==> flow/design.v <==
module end_Vga_control		 
(
	input CLK_40M,            
	input RSTn,               
	input end_Ready_sig,      
	input [10:0] Row_add,     
	input [10:0] Column_add,  
	input [255:0] Rom_data,   
	output [10:0] Rom_add,    
	output end_Vga_red,       
	output end_Vga_green,     
	output end_Vga_blue       
);
	reg [10:0] m;   
	reg [10:0] n;   
	always @ (posedge CLK_40M or negedge RSTn)
	begin
		if (!RSTn)   
			begin
				m <= 11'd 0;   
				n <= 11'd 0;   
			end
		else
			begin
				n <= (end_Ready_sig && ((11'd0 + 11'd200) < Column_add ) && (Column_add < (11'd 256 + 11'd200)))?
				    (Column_add[10:0] - 11'd200) : 11'd 0;
				m <= (end_Ready_sig && ((11'd0 + 11'd100) < Row_add ) && (Row_add < (11'd 256 + 11'd100)))?
				    (Row_add[10:0] - 11'd100) : 11'd 0;		
			end	
	end
	assign Rom_add = m;
	assign end_Vga_red = (end_Ready_sig) ? ( (Rom_data[11'd 255 - n]) ? 1'b0 : 1'b0 ) : 1'd 0;
	assign end_Vga_green = (end_Ready_sig) ? ( (Rom_data[11'd 255 - n]) ? 1'b0 : 1'b0 ) : 1'd 0;
	assign end_Vga_blue = (end_Ready_sig) ? ( (Rom_data[11'd 255 - n]) ? 1'b1 : 1'b0 ) : 1'b0;
endmodule 
-- Tool chain data of end_Vga_control
Tool output for the design above, in the order of the flow.
Line numbers count from 1 in the design file above.
Operators: Yosys type, input widths -> output width; for muxes data width and select width s.
Not given: --
- design top: end_Vga_control
- clock input: CLK_40M
- standard-cell library: sky130hd
- timing corner: tt_025C_1v80

-- Elaborated design
Counts by Yosys on the flattened word-level netlist (proc, flatten, opt, wreduce; memories kept). Register bits leave out memories and registers merged into their read ports (data or address); mux counts leave out enables and synchronous resets folded into registers. Print and check cells are left out. Cells with the same type and inputs are merged into one.
- register bits after elaboration: 22
- bits of input ports at 281
- add/sub/neg operators: 3
- noted order comparisons: 4
- noted shifts and indexed selects: 1
- noted multiplexer cells: 4
- noted reduce/logical cells: 4
- operators with widths (operator ; count):
    $shiftx 256x11->1 ; 1
    $lt 11x9->1 const B ; 2
    $mux 11 ; 2
    $sub 11x7->11 const B ; 1
    $sub 11x8->11 const B ; 1
    $lt 7x11->1 const A ; 1
    $sub 8x11->11 const A ; 1
    $lt 8x11->1 const A ; 1
    $logic_and 1x1->1 ; 4
    $mux 1 ; 2

-- Depth
Yosys ltp: most cells in a row. Word level: on the elaborated netlist, between registers, memories and ports. Mapped: between sequential cells and ports; inverters and the memories' decode and read muxes count.
- noted depth after elaboration: 4
- noted ABC_AREA: 0
- gate-level depth with buffers: 11
- noted gate-level depth less buffers: 8

-- Synthesis result
The flow's flattened synthesis, as Yosys stat reports it; memories are mapped. The netlist is that of the ABC_AREA named above (0 if unset); the other value can give another one.
Totals and module areas in this step are rounded.
- cells by type (type ; count ; total area (µm²)):
    sky130_fd_sc_hd__mux4_2 ; 42 ; 945.907
    sky130_fd_sc_hd__dfrtp_1 ; 19 ; 475.456
    sky130_fd_sc_hd__mux2i_1 ; 37 ; 370.355
    sky130_fd_sc_hd__o221ai_1 ; 15 ; 131.376
    sky130_fd_sc_hd__nor2_1 ; 26 ; 97.594
    sky130_fd_sc_hd__buf_6 ; 7 ; 78.826
    sky130_fd_sc_hd__mux2_2 ; 7 ; 78.826
    sky130_fd_sc_hd__a21oi_1 ; 13 ; 65.062
    sky130_fd_sc_hd__a221oi_1 ; 6 ; 52.55
    sky130_fd_sc_hd__inv_1 ; 14 ; 52.55
    sky130_fd_sc_hd__nand2_1 ; 14 ; 52.55
    sky130_fd_sc_hd__buf_2 ; 10 ; 50.048
    sky130_fd_sc_hd__ha_1 ; 4 ; 50.048
    sky130_fd_sc_hd__o22ai_1 ; 7 ; 43.792
    sky130_fd_sc_hd__nand2b_1 ; 6 ; 37.536
    sky130_fd_sc_hd__nand3_1 ; 7 ; 35.034
    sky130_fd_sc_hd__clkbuf_1 ; 7 ; 26.275
    sky130_fd_sc_hd__nor4b_1 ; 3 ; 26.275
Not listed: further types 36, cells in them 60.
- cell count at 304
- synthesis area: 0.00311 mm²
- area of sequential cells at 0.000475 mm²
- mapped flip-flops at 19
- buffer cells: 29

-- Path before layout
Source: OpenSTA report_checks on the synthesized netlist (no wires, ideal clock, input and output delay 20% of the period each), path of least setup slack; recovery checks are left aside. Register names are those of the netlist, which keeps one name where synthesis merged equal registers.
- kind: in2out
- start point: input port Rom_data[48]
- end point: output port end_Vga_blue
- clock period: 4030 ps
- noted output delay: 806 ps
- arrival time: 2233 ps
- setup slack: 991 ps
- path delay: 1427 ps
- driving pins on the path: 7
- period reached after synthesis: 3039 ps
"path delay" = arrival - input delay + setup time.
At an output port there is no setup time.
"driving pins on the path": output pins that drive a net of the path, with the launching flip-flop's if there is one; two outputs of one cell count as two.
"period reached after synthesis" is the clock period less the worst setup slack; recovery checks do not enter. This is arithmetic on one report: input and output delays are still those of the set period (20% each).
The rows between start and end are the longest chain of elaborated cells between them; the timing report does not say that the signal goes this way. Where chains are equally long, one stands for them.
A line is the first line of the expression or statement that the cell stems from. Yosys adds cells for indexed reads and writes and turns some case tables into memories.
- cells stage by stage: sky130_fd_sc_hd__mux4_2 -> sky130_fd_sc_hd__mux4_2 -> sky130_fd_sc_hd__nor2_1 -> sky130_fd_sc_hd__nand2_1 -> sky130_fd_sc_hd__o31a_1 -> sky130_fd_sc_hd__o2111ai_1 -> sky130_fd_sc_hd__o41ai_1
- cells in the longest elaborated chain at 3
- elaborated cells on any way between the ends at 3
- ends and longest elaborated chain, after synthesis (element ; line ; source):
    start: declaration ; 8 ; input [255:0] Rom_data,
    $shiftx 256x11->1 ; 34 ; assign end_Vga_blue = (end_Ready_sig) ? ( (Rom_data[11'd 255 - n]) ? 1'b1 : 1'b0 ) : 1'b0;
    $mux 1 (2 in a row) ; 34 ;
    end: declaration ; 12 ; output end_Vga_blue

Lab notebook: end_Vga_control

2 stored runs of end_Vga_control in the flow (synthesis by Yosys, layout by OpenROAD, sky130hd cells), in arbitrary order. Constraints: input delay and output delay 20% of the set period each, output load 0.01 pF.

Job 1

==> flow/run.sh <==
#!/bin/bash
# the make line also repeats the synthesis and layout settings of config.mk as NAME=value (left out here)
make -C /OpenROAD-flow-scripts/flow DESIGN_CONFIG=/design/flow/config.mk WORK_HOME=/design/flow/orfs CLKGATE_MAP_FILE= finish
==> flow/config.mk <==
export PLATFORM = sky130hd
export DESIGN_NAME = end_Vga_control
export DESIGN_NICKNAME = end_Vga_control
export VERILOG_FILES = /design/flow/design.v
export SDC_FILE = /design/flow/constraint.sdc
export NUM_CORES = 4
export LEC_CHECK = 0
export CAP_MARGIN = 20
export CELL_PAD_IN_SITES_GLOBAL_PLACEMENT = 0
export CORE_MARGIN = 2
export CORE_UTILIZATION = 64
export MIN_ROUTING_LAYER = met2
export PLACE_DENSITY_LB_ADDON = 0.06
export SETUP_SLACK_MARGIN = 0.35
export SLEW_MARGIN = 20
==> flow/constraint.sdc <==
create_clock -name core_clock -period 1.92 [get_ports {CLK_40M}]
set_input_delay 0.3840 -clock core_clock [delete_from_list [all_inputs] [get_ports {CLK_40M}]]
set_output_delay 0.3840 -clock core_clock [all_outputs]
set_load 0.01 [all_outputs]

Job 1: stopped before the end: placement reported PPL-0024.

Job 2

==> flow/run.sh <==
#!/bin/bash
# the make line also repeats the synthesis and layout settings of config.mk as NAME=value (left out here)
make -C /OpenROAD-flow-scripts/flow DESIGN_CONFIG=/design/flow/config.mk WORK_HOME=/design/flow/orfs CLKGATE_MAP_FILE= finish
==> flow/config.mk <==
export PLATFORM = sky130hd
export DESIGN_NAME = end_Vga_control
export DESIGN_NICKNAME = end_Vga_control
export VERILOG_FILES = /design/flow/design.v
export SDC_FILE = /design/flow/constraint.sdc
export NUM_CORES = 4
export LEC_CHECK = 0
export CAP_MARGIN = 20
export CELL_PAD_IN_SITES_DETAIL_PLACEMENT = 0
export CORE_ASPECT_RATIO = 1.71
export CORE_MARGIN = 4
export CORE_UTILIZATION = 44
export GPL_ROUTABILITY_DRIVEN = 1
export HOLD_SLACK_MARGIN = 0.23
export MIN_ROUTING_LAYER = met1
export PLACE_DENSITY = 0.89
export SETUP_SLACK_MARGIN = -0.01
export SLEW_MARGIN = 20
==> flow/constraint.sdc <==
create_clock -name core_clock -period 3.39 [get_ports {CLK_40M}]
set_input_delay 0.6780 -clock core_clock [delete_from_list [all_inputs] [get_ports {CLK_40M}]]
set_output_delay 0.6780 -clock core_clock [all_outputs]
set_load 0.01 [all_outputs]

Job 2: stopped before the end: routing reported ODB-0269.
