==> flow/design.v <==
module Snake_ctrl_module 
(
	input Clk_50mhz, 
	input Rst_n, 
	input Key_left, 
	input Key_right, 
	input Key_up, 
	input Key_down, 
	output reg [1:0] Object, 
	input [9:0] Pixel_x, 
	input [9:0] Pixel_y, 
	output [5:0] Head_x,	 
	output [5:0] Head_y, 
	input Body_add_sig, 
	input [2:0] Game_status, 
	output reg Hit_body_sig, 
	output reg Hit_wall_sig, 
	input Flash_sig 
);
	localparam Up = 2'b00;
	localparam Down = 2'b01;
	localparam Left = 2'b10;
	localparam Right = 2'b11;
	localparam NONE = 2'b00;
	localparam HEAD = 2'b01;
	localparam BODY = 2'b10;
	localparam WALL = 2'b11;
	parameter   _END = 3'b100;
	reg [6:0] Body_num; 
	reg [31:0] Count; 
	wire [1:0] Direct;
	reg [1:0] Direct_r; 
	reg [1:0] Direct_next; 
	assign Direct = Direct_r;
	reg Direct_left; 
	reg Direct_right; 
	reg Direct_up; 
	reg Direct_down; 
	reg [5:0] Body_x [15:0]; 
	reg [5:0] Body_y [15:0]; 
	reg [15:0] Snake_light_sig; 
	reg [2:0] color; 
	assign Head_x = Body_x[0]; 
	assign Head_y = Body_y[0];
	always @ (posedge Clk_50mhz or negedge Rst_n)
	begin
		if(!Rst_n)
			Direct_r <= Right; 
		else
			Direct_r <= Direct_next;
	end
	always @ (posedge Clk_50mhz or negedge Rst_n)
	begin
		if(!Rst_n)
		begin
			Count <= 32'd0;
			Body_x[0] <= 6'd10; 
			Body_y[0] <= 6'd5; 
			Body_x[1] <= 6'd9; 
			Body_y[1] <= 6'd5; 
			Body_x[2] <= 6'd8; 
			Body_y[2] <= 6'd5; 
			Body_x[3] <= 6'd9;
			Body_y[3] <= 6'd5;
			Body_x[4] <= 6'd10;
			Body_y[4] <= 6'd5;
			Body_x[5] <= 6'd0;
			Body_y[5] <= 6'd0;
			Body_x[6] <= 6'd0;
			Body_y[6] <= 6'd0;
			Body_x[7] <= 6'd0;
			Body_y[7] <= 6'd0;
			Body_x[8] <= 6'd0;
			Body_y[8] <= 6'd0;
			Body_x[9] <= 6'd0;
			Body_y[9] <= 6'd0;
			Body_x[10] <= 6'd0;
			Body_y[10] <= 6'd0;
			Body_x[11] <= 6'd0;
			Body_y[11] <= 6'd0;
			Body_x[12] <= 6'd0;
			Body_y[12] <= 6'd0;
			Body_x[13] <= 6'd0;
			Body_y[13] <= 6'd0;
			Body_x[14] <= 6'd0;
			Body_y[14] <= 6'd0;
			Body_x[15] <= 6'd0;
			Body_y[15] <= 6'd0;
			Hit_wall_sig <= 1'd0;
			Hit_body_sig <= 1'd0;
		end
		else	if(Count == 32'd12_500_000)  
				begin
					Count <= 32'd0;
					if(Game_status == _END)
					begin
						Body_x[0] <= 6'd10; 
						Body_y[0] <= 6'd5; 
						Body_x[1] <= 6'd9; 
						Body_y[1] <= 6'd5; 
						Body_x[2] <= 6'd8; 
						Body_y[2] <= 6'd5; 
						Body_x[3] <= 6'd0;
						Body_y[3] <= 6'd0;
						Body_x[4] <= 6'd0;
						Body_y[4] <= 6'd0;
						Body_x[5] <= 6'd0;
						Body_y[5] <= 6'd0;
						Body_x[6] <= 6'd0;
						Body_y[6] <= 6'd0;
						Body_x[7] <= 6'd0;
						Body_y[7] <= 6'd0;
						Body_x[8] <= 6'd0;
						Body_y[8] <= 6'd0;
						Body_x[9] <= 6'd0;
						Body_y[9] <= 6'd0;
						Body_x[10] <= 6'd0;
						Body_y[10] <= 6'd0;
						Body_x[11] <= 6'd0;
						Body_y[11] <= 6'd0;
						Body_x[12] <= 6'd0;
						Body_y[12] <= 6'd0;
						Body_x[13] <= 6'd0;
						Body_y[13] <= 6'd0;
						Body_x[14] <= 6'd0;
						Body_y[14] <= 6'd0;
						Body_x[15] <= 6'd0;
						Body_y[15] <= 6'd0;
						Hit_wall_sig <= 1'd0;
						Hit_body_sig <= 1'd0;
					end
					else
					begin 
						if(((Direct == Up) && (Body_y[0] == 6'd1)) | 
							((Direct == Down) && (Body_y[0] == 6'd28)) | 
							((Direct == Left) && (Body_x[0] == 6'd1)) | 
							((Direct == Right) && (Body_x[0] == 6'd38)))
							Hit_wall_sig <= 1'd1;
						else if(((Body_y[0] == Body_y[1]) && (Body_x[0] == Body_x[1]) && (Snake_light_sig[1] == 1'd1)) | 
								((Body_y[0] == Body_y[2]) && (Body_x[0] == Body_x[2]) && (Snake_light_sig[2] == 1'd1)) | 
								((Body_y[0] == Body_y[3]) && (Body_x[0] == Body_x[3]) && (Snake_light_sig[3] == 1'd1)) | 
								((Body_y[0] == Body_y[4]) && (Body_x[0] == Body_x[4]) && (Snake_light_sig[4] == 1'd1)) | 
								((Body_y[0] == Body_y[5]) && (Body_x[0] == Body_x[5]) && (Snake_light_sig[5] == 1'd1)) | 
								((Body_y[0] == Body_y[6]) && (Body_x[0] == Body_x[6]) && (Snake_light_sig[6] == 1'd1)) | 
								((Body_y[0] == Body_y[7]) && (Body_x[0] == Body_x[7]) && (Snake_light_sig[7] == 1'd1)) | 
								((Body_y[0] == Body_y[8]) && (Body_x[0] == Body_x[8]) && (Snake_light_sig[8] == 1'd1)) | 
								((Body_y[0] == Body_y[9]) && (Body_x[0] == Body_x[9]) && (Snake_light_sig[9] == 1'd1)) | 
								((Body_y[0] == Body_y[10]) && (Body_x[0] == Body_x[10]) && (Snake_light_sig[10] == 1'd1)) | 
								((Body_y[0] == Body_y[11]) && (Body_x[0] == Body_x[11]) && (Snake_light_sig[11] == 1'd1)) | 
								((Body_y[0] == Body_y[12]) && (Body_x[0] == Body_x[12]) && (Snake_light_sig[12] == 1'd1)) | 
								((Body_y[0] == Body_y[13]) && (Body_x[0] == Body_x[13]) && (Snake_light_sig[13] == 1'd1)) | 
								((Body_y[0] == Body_y[14]) && (Body_x[0] == Body_x[14]) && (Snake_light_sig[14] == 1'd1)) | 
								((Body_y[0] == Body_y[15]) && (Body_x[0] == Body_x[15]) && (Snake_light_sig[15] == 1'd1)))
								Hit_body_sig <= 1'd1; 
						else
						begin 
							Body_x[1] <= Body_x[0];
							Body_y[1] <= Body_y[0];
							Body_x[2] <= Body_x[1];
							Body_y[2] <= Body_y[1];
							Body_x[3] <= Body_x[2];
							Body_y[3] <= Body_y[2];
							Body_x[4] <= Body_x[3];
							Body_y[4] <= Body_y[3];
							Body_x[5] <= Body_x[4];
							Body_y[5] <= Body_y[4];
							Body_x[6] <= Body_x[5];
							Body_y[6] <= Body_y[5];
							Body_x[7] <= Body_x[6];
							Body_y[7] <= Body_y[6];
							Body_x[8] <= Body_x[7];
							Body_y[8] <= Body_y[7];
							Body_x[9] <= Body_x[8];
							Body_y[9] <= Body_y[8];
							Body_x[10] <= Body_x[9];
							Body_y[10] <= Body_y[9];
							Body_x[11] <= Body_x[10];
							Body_y[11] <= Body_y[10];
							Body_x[12] <= Body_x[11];
							Body_y[12] <= Body_y[11];
							Body_x[13] <= Body_x[12];
							Body_y[13] <= Body_y[12];
							Body_x[14] <= Body_x[13];
							Body_y[14] <= Body_y[13];
							Body_x[15] <= Body_x[14];
							Body_y[15] <= Body_y[14];
							case(Direct) 
								Up:
									begin
									if(Body_y[0] == 6'd1) 
											Hit_wall_sig <= 1'd1;
										else
											Body_y[0] <= Body_y[0] - 6'd1; 
									end
								Down:
									begin
										if(Body_y[0] == 6'd28)
											Hit_wall_sig <= 1'd1;
										else
											Body_y[0] <= Body_y[0] + 6'd1;
									end
								Left:
									begin
										if(Body_x[0] == 6'd1)
											Hit_wall_sig <= 1'd1;
										else
											Body_x[0] <= Body_x[0] - 6'd1; 
									end
								Right:
									begin
										if(Body_x[0] == 6'd38)
											Hit_wall_sig <= 1'd1;
										else
											Body_x[0] <= Body_x[0] + 6'd1;
									end
							endcase																	
						end					
					end
			end 
		else
			Count <= Count + 32'd1; 
	end
	always @ (posedge Clk_50mhz) 
	begin
		if(Key_left == 1'd1)
				Direct_left <= 1'd1; 
		else if(Key_right == 1'd1)
				Direct_right <= 1'd1;
		else if(Key_up == 1'd1)
				Direct_up <= 1'd1;
		else if(Key_down == 1'd1)
				Direct_down <= 1'd1;			
		else 
		begin
			Direct_left <= 1'd0;
			Direct_right <= 1'd0;
			Direct_up <= 1'd0;
			Direct_down <= 1'd0;
		end
	end
	always @ (*) 
	begin    
		Direct_next = Right; 
		case(Direct)
			Up: 
				begin
					if(Direct_left)
						Direct_next = Left;
					else if(Direct_right)
						Direct_next = Right;
					else
						Direct_next = Up;
				end
			Down:
				begin
					if(Direct_left)
						Direct_next = Left;
					else if(Direct_right)
						Direct_next = Right;
					else
						Direct_next = Down;
				end		
			Left:
				begin
					if(Direct_up)
						Direct_next = Up;
					else if(Direct_down)
						Direct_next = Down;
					else
						Direct_next = Left;
				end
			Right:
				begin
					if(Direct_up)
						Direct_next = Up;
					else if(Direct_down)
						Direct_next = Down;
					else
						Direct_next = Right;
				end		
		endcase
	end
	reg Eaten_sig; 
	always @ (posedge Clk_50mhz or negedge Rst_n) 
	begin
		if(!Rst_n)
		begin
			Snake_light_sig <= 16'd7; 
			Body_num <= 7'd3;
			Eaten_sig <= 1'd0; 
		end		
		else if(Game_status == _END)
				begin
					Body_num <= 7'd3;
					Eaten_sig <= 1'd0;
					Snake_light_sig <= 16'd7;
				end 
		else				
		begin 
			case(Eaten_sig)
				1'd0	:
					begin
						if(Body_add_sig)
						begin
							Body_num <= Body_num + 7'd1;
							Snake_light_sig[Body_num] <= 1'b1;
							Eaten_sig <= 1'd1; 
						end
						else
							Snake_light_sig[Body_num] <= Snake_light_sig[Body_num];
					end
				1'd1	:
					begin
						if(!Body_add_sig) 
							Eaten_sig <= 0;
						else
							Eaten_sig <= Eaten_sig;
					end
			endcase
		end
	end
	always @ (Pixel_x or Pixel_y or Snake_light_sig or Flash_sig) 
	begin
		if((Pixel_x >= 10'd0) && (Pixel_x < 10'd640) && (Pixel_y >= 10'd0) && (Pixel_y < 10'd480)) 
		begin
			if(Pixel_x[9:4] == 6'd0 |
				Pixel_y[9:4] == 6'd0 | 
				Pixel_x[9:4] == 6'd39 | 
				Pixel_y[9:4] == 6'd29)
				Object = WALL; 
			else if(Pixel_x[9:4] == Body_x[0] && Pixel_y[9:4] == Body_y[0] && Snake_light_sig[0] == 1'd1) 
					Object = (Flash_sig == 1'd1)?		HEAD		:		NONE; 
			else if(((Pixel_x[9:4] == Body_x[1]) && (Pixel_y[9:4] == Body_y[1]) && (Snake_light_sig[1] == 1'd1)) | 
					 ((Pixel_x[9:4] == Body_x[2]) && (Pixel_y[9:4] == Body_y[2]) && (Snake_light_sig[2] == 1'd1)) | 
					 ((Pixel_x[9:4] == Body_x[3]) && (Pixel_y[9:4] == Body_y[3]) && (Snake_light_sig[3] == 1'd1)) | 
					 ((Pixel_x[9:4] == Body_x[4]) && (Pixel_y[9:4] == Body_y[4]) && (Snake_light_sig[4] == 1'd1)) | 
					 ((Pixel_x[9:4] == Body_x[5]) && (Pixel_y[9:4] == Body_y[5]) && (Snake_light_sig[5] == 1'd1)) | 
					 ((Pixel_x[9:4] == Body_x[6]) && (Pixel_y[9:4] == Body_y[6]) && (Snake_light_sig[6] == 1'd1)) | 
					 ((Pixel_x[9:4] == Body_x[7]) && (Pixel_y[9:4] == Body_y[7]) && (Snake_light_sig[8] == 1'd1)) | 
					 ((Pixel_x[9:4] == Body_x[8]) && (Pixel_y[9:4] == Body_y[8]) && (Snake_light_sig[8] == 1'd1)) | 
					 ((Pixel_x[9:4] == Body_x[9]) && (Pixel_y[9:4] == Body_y[9]) && (Snake_light_sig[9] == 1'd1)) | 
					 ((Pixel_x[9:4] == Body_x[10]) && (Pixel_y[9:4] == Body_y[10]) && (Snake_light_sig[10] == 1'd1)) | 
					 ((Pixel_x[9:4] == Body_x[11]) && (Pixel_y[9:4] == Body_y[11]) && (Snake_light_sig[11] == 1'd1)) | 
					 ((Pixel_x[9:4] == Body_x[12]) && (Pixel_y[9:4] == Body_y[12]) && (Snake_light_sig[12] == 1'd1)) | 
					 ((Pixel_x[9:4] == Body_x[13]) && (Pixel_y[9:4] == Body_y[13]) && (Snake_light_sig[13] == 1'd1)) | 
					 ((Pixel_x[9:4] == Body_x[14]) && (Pixel_y[9:4] == Body_y[14]) && (Snake_light_sig[14] == 1'd1)) | 
					 ((Pixel_x[9:4] == Body_x[15]) && (Pixel_y[9:4] == Body_y[15]) && (Snake_light_sig[15] == 1'd1)))
					Object = (Flash_sig == 1)?		BODY		:		NONE; 
			else 
					Object = NONE;
		end
		else
			Object = NONE;
	end
endmodule
; ---- From RTL to reports: Snake_ctrl_module
; The steps from the RTL of Snake_ctrl_module to its reports follow in flow order.
; Lines are those of the file above, counted from 1.
; Library cell names are shortened.
; A cell with -- has no value.
[inputs]
design = Snake_ctrl_module
clock = Clk_50mhz
library = sky130hd
pvt_corner = tt_025C_1v80

; ---- Word-level counts
; Counts by Yosys on the flattened word-level netlist (proc, flatten, opt, wreduce). Print and check cells are left out. Cells with the same type and inputs are merged into one.
[classes]
add_sub_neg = 7
cmp = 4
eq_ne = 88
n_logic = 42
n_shift = 3
reduce_logical = 87
muxes = 140
[op_table]
columns = op, n
row1 = 2-to-1 mux 6 bit, 100
row2 = equality test 6 bit, 62
row3 = logical AND 1 bit, 69
row4 = 2-to-1 mux 16 bit, 3
row5 = bitwise OR 1 bit, 34
row6 = bitwise OR 16 bit, 2
row7 = adder 32 x 1 -> 32 bit (second input constant), 1
row8 = equality test 32 x 24 -> 1 bit (second input constant), 1
row9 = 2-to-1 mux 32 bit, 1
row10 = 2-to-1 mux 2 bit, 13
row11 = case mux 6 bit (select 2 bit), 2
row12 = 2-to-1 mux 7 bit, 3
row13 = >= comparator 10 x 1 -> 1 bit (second input constant), 2
row14 = AND reduction 3 bit, 6
row15 = variable shift 1 x 8 -> 16 bit, 1
row16 = variable shift 1 x 8 -> 16 bit (first input constant), 1
row17 = bitwise AND 16 bit, 1
row18 = variable part select 16 x 7 -> 1 bit, 1
row19 = inverter 16 bit, 1
row20 = inequality test 4 bit (second input constant), 4
row21 = 2-to-1 mux 1 bit, 16
row22 = inequality test 3 bit (second input constant), 4
row23 = adder 6 x 1 -> 6 bit (second input constant), 2
row24 = subtractor 6 x 1 -> 6 bit (second input constant), 2
row25 = equality test 6 x 1 -> 1 bit (second input constant), 2
row26 = equality test 6 x 5 -> 1 bit (second input constant), 2
row27 = equality test 6 bit (second input constant), 2
row28 = logical NOT 6 bit, 2
; Not listed: further kinds 20, cells in them 31.
[word_totals]
wordCells = 414
output_inout_bits = 16
input_bits = 31
regBits = 256

; ---- Logic depth
; Longest topological path by Yosys (ltp), each cell counted once; first at word level (registers and memories cut), then after technology mapping (sequential cells cut; the memories' decode and read muxes count).
[depth]
ltp_word = 21
ABC_AREA = 0
mapped_depth = 15
ltp_nobuf = 9

; ---- Netlist
; The flow's flattened synthesis, as Yosys stat reports it; memories are mapped. The netlist is that of the ABC_AREA named above (0 if unset); the other value can give another one.
[synth_totals]
seqArea_um2 = 6497.5
ff_cells = 258
mapped_area_um2 = 16213.0
n_buf = 132
cells = 1839
[types]
columns = cell_type, n
row1 = dfrtp_1, 229
row2 = xnor2_1, 334
row3 = nand3_1, 234
row4 = inv_1, 188
row5 = xor2_1, 77
row6 = dfstp_2, 25
row7 = o21ai_0, 100
row8 = o21ai_1, 93
row9 = nand4_1, 70
row10 = nor2_1, 76
row11 = nor4_1, 41
row12 = buf_6, 19
row13 = nand2_1, 56
row14 = clkbuf_1, 54
row15 = nor3_1, 31
row16 = ha_1, 12
row17 = buf_1, 34
row18 = or4_1, 15
; Other cell types: 39; their cells: 151.

; ---- Worst setup path after synthesis
; Path of least setup slack by OpenSTA after synthesis, without wires, with an ideal clock, recovery checks aside; 20% of the period is set as input and as output delay. Where synthesis merged equal registers, the netlist keeps one of their names.
[synth_timing]
kind = input to output
startpoint = input port Pixel_x[9]
endpoint = output port Object[1]
path_buffers = 2
t_required_ps = 3616
arrival_ps = 2676
period_ps = 4520
path_slack_ps = 940
path_delay_ps = 1772
driving_pins = 8
t_first_pin_ps = 904
output_delay_ps = 904
synth_period_reached_ps = 3580
; "path_delay_ps" = arrival - input delay + setup time.
; At an output port there is no setup time.
; "driving_pins" counts driving pins, that of a launching flip-flop among them; a cell with two outputs on the path counts twice.
; "synth_period_reached_ps" is the clock period less the worst setup slack; recovery checks do not enter. This is arithmetic on one report: input and output delays are still those of the set period (20% each).
; The rows between start and end are the longest chain of elaborated cells between them; the timing report does not say that the signal goes this way. Where chains are equally long, one stands for them.
; A line is the first line of the expression or statement that the cell stems from. Yosys adds cells for indexed reads and writes and turns some case tables into memories.
[synth_via]
path_cell_list = clkbuf_1 buf_1 xor2_1 nor4_1 nand4_1 o22ai_1 o41ai_1 a21oi_1
elab_chain_cells = 21
cone_cells = 76
[synth_lines]
columns = element, line_no
row1 = start: declaration, 10  ; input [9:0] Pixel_x,
row2 = equality test 6 bit, 333  ; else if(((Pixel_x[9:4] == Body_x[1]) && (Pixel_y[9:4] == Body_y[1]) && (Snake_light_sig[1] == 1'd1)) |
row3 = logical AND 1 bit (2 in a row), 333
row4 = bitwise OR 1 bit (14 in a row), 333
row5 = 2-to-1 mux 2 bit, 333
row6 = 2-to-1 mux 2 bit, 331  ; else if(Pixel_x[9:4] == Body_x[0] && Pixel_y[9:4] == Body_y[0] && Snake_light_sig[0] == 1'd1)
row7 = 2-to-1 mux 2 bit, 326  ; if(Pixel_x[9:4] == 6'd0 |
row8 = 2-to-1 mux 2 bit, 324  ; if((Pixel_x >= 10'd0) && (Pixel_x < 10'd640) && (Pixel_y >= 10'd0) && (Pixel_y < 10'd480))
row9 = end: declaration, 9  ; output reg [1:0] Object,

; Snake_ctrl_module: 2 stored runs of the Yosys and OpenROAD flow on sky130hd. The settings differ; the order carries no meaning. The constraints put input and output delay at 20% of the set period each and load the outputs with 0.01 pF.

[job 1: settings]
period_ns = 2.68
CORE_UTILIZATION = 62
SETUP_SLACK_MARGIN = 0.74
PLACE_DENSITY_LB_ADDON = 0.1
CORE_MARGIN = 5
CELL_PAD_IN_SITES_GLOBAL_PLACEMENT = 2
CELL_PAD_IN_SITES_DETAIL_PLACEMENT = 2
TNS_END_PERCENT = 75
GPL_ROUTABILITY_DRIVEN = 1
SLEW_MARGIN = 5
MIN_ROUTING_LAYER = met1
MAX_ROUTING_LAYER = met4
CAP_MARGIN = 20
[job 1: results]
outcome = stopped before the end: placement reported FLW-0024

[job 2: settings]
period_ns = 1.92
CORE_UTILIZATION = 56
SETUP_SLACK_MARGIN = 0.11
PLACE_DENSITY = 0.79
CORE_ASPECT_RATIO = 1.24
CELL_PAD_IN_SITES_GLOBAL_PLACEMENT = 1
CELL_PAD_IN_SITES_DETAIL_PLACEMENT = 2
TNS_END_PERCENT = 55
CTS_CLUSTER_SIZE = 67
CTS_CLUSTER_DIAMETER = 129
CAP_MARGIN = 10
SLEW_MARGIN = 0
MIN_ROUTING_LAYER = met2
MAX_ROUTING_LAYER = met5
CORE_MARGIN = 2
[job 2: results]
outcome = stopped before the end: placement reported DPL-0033
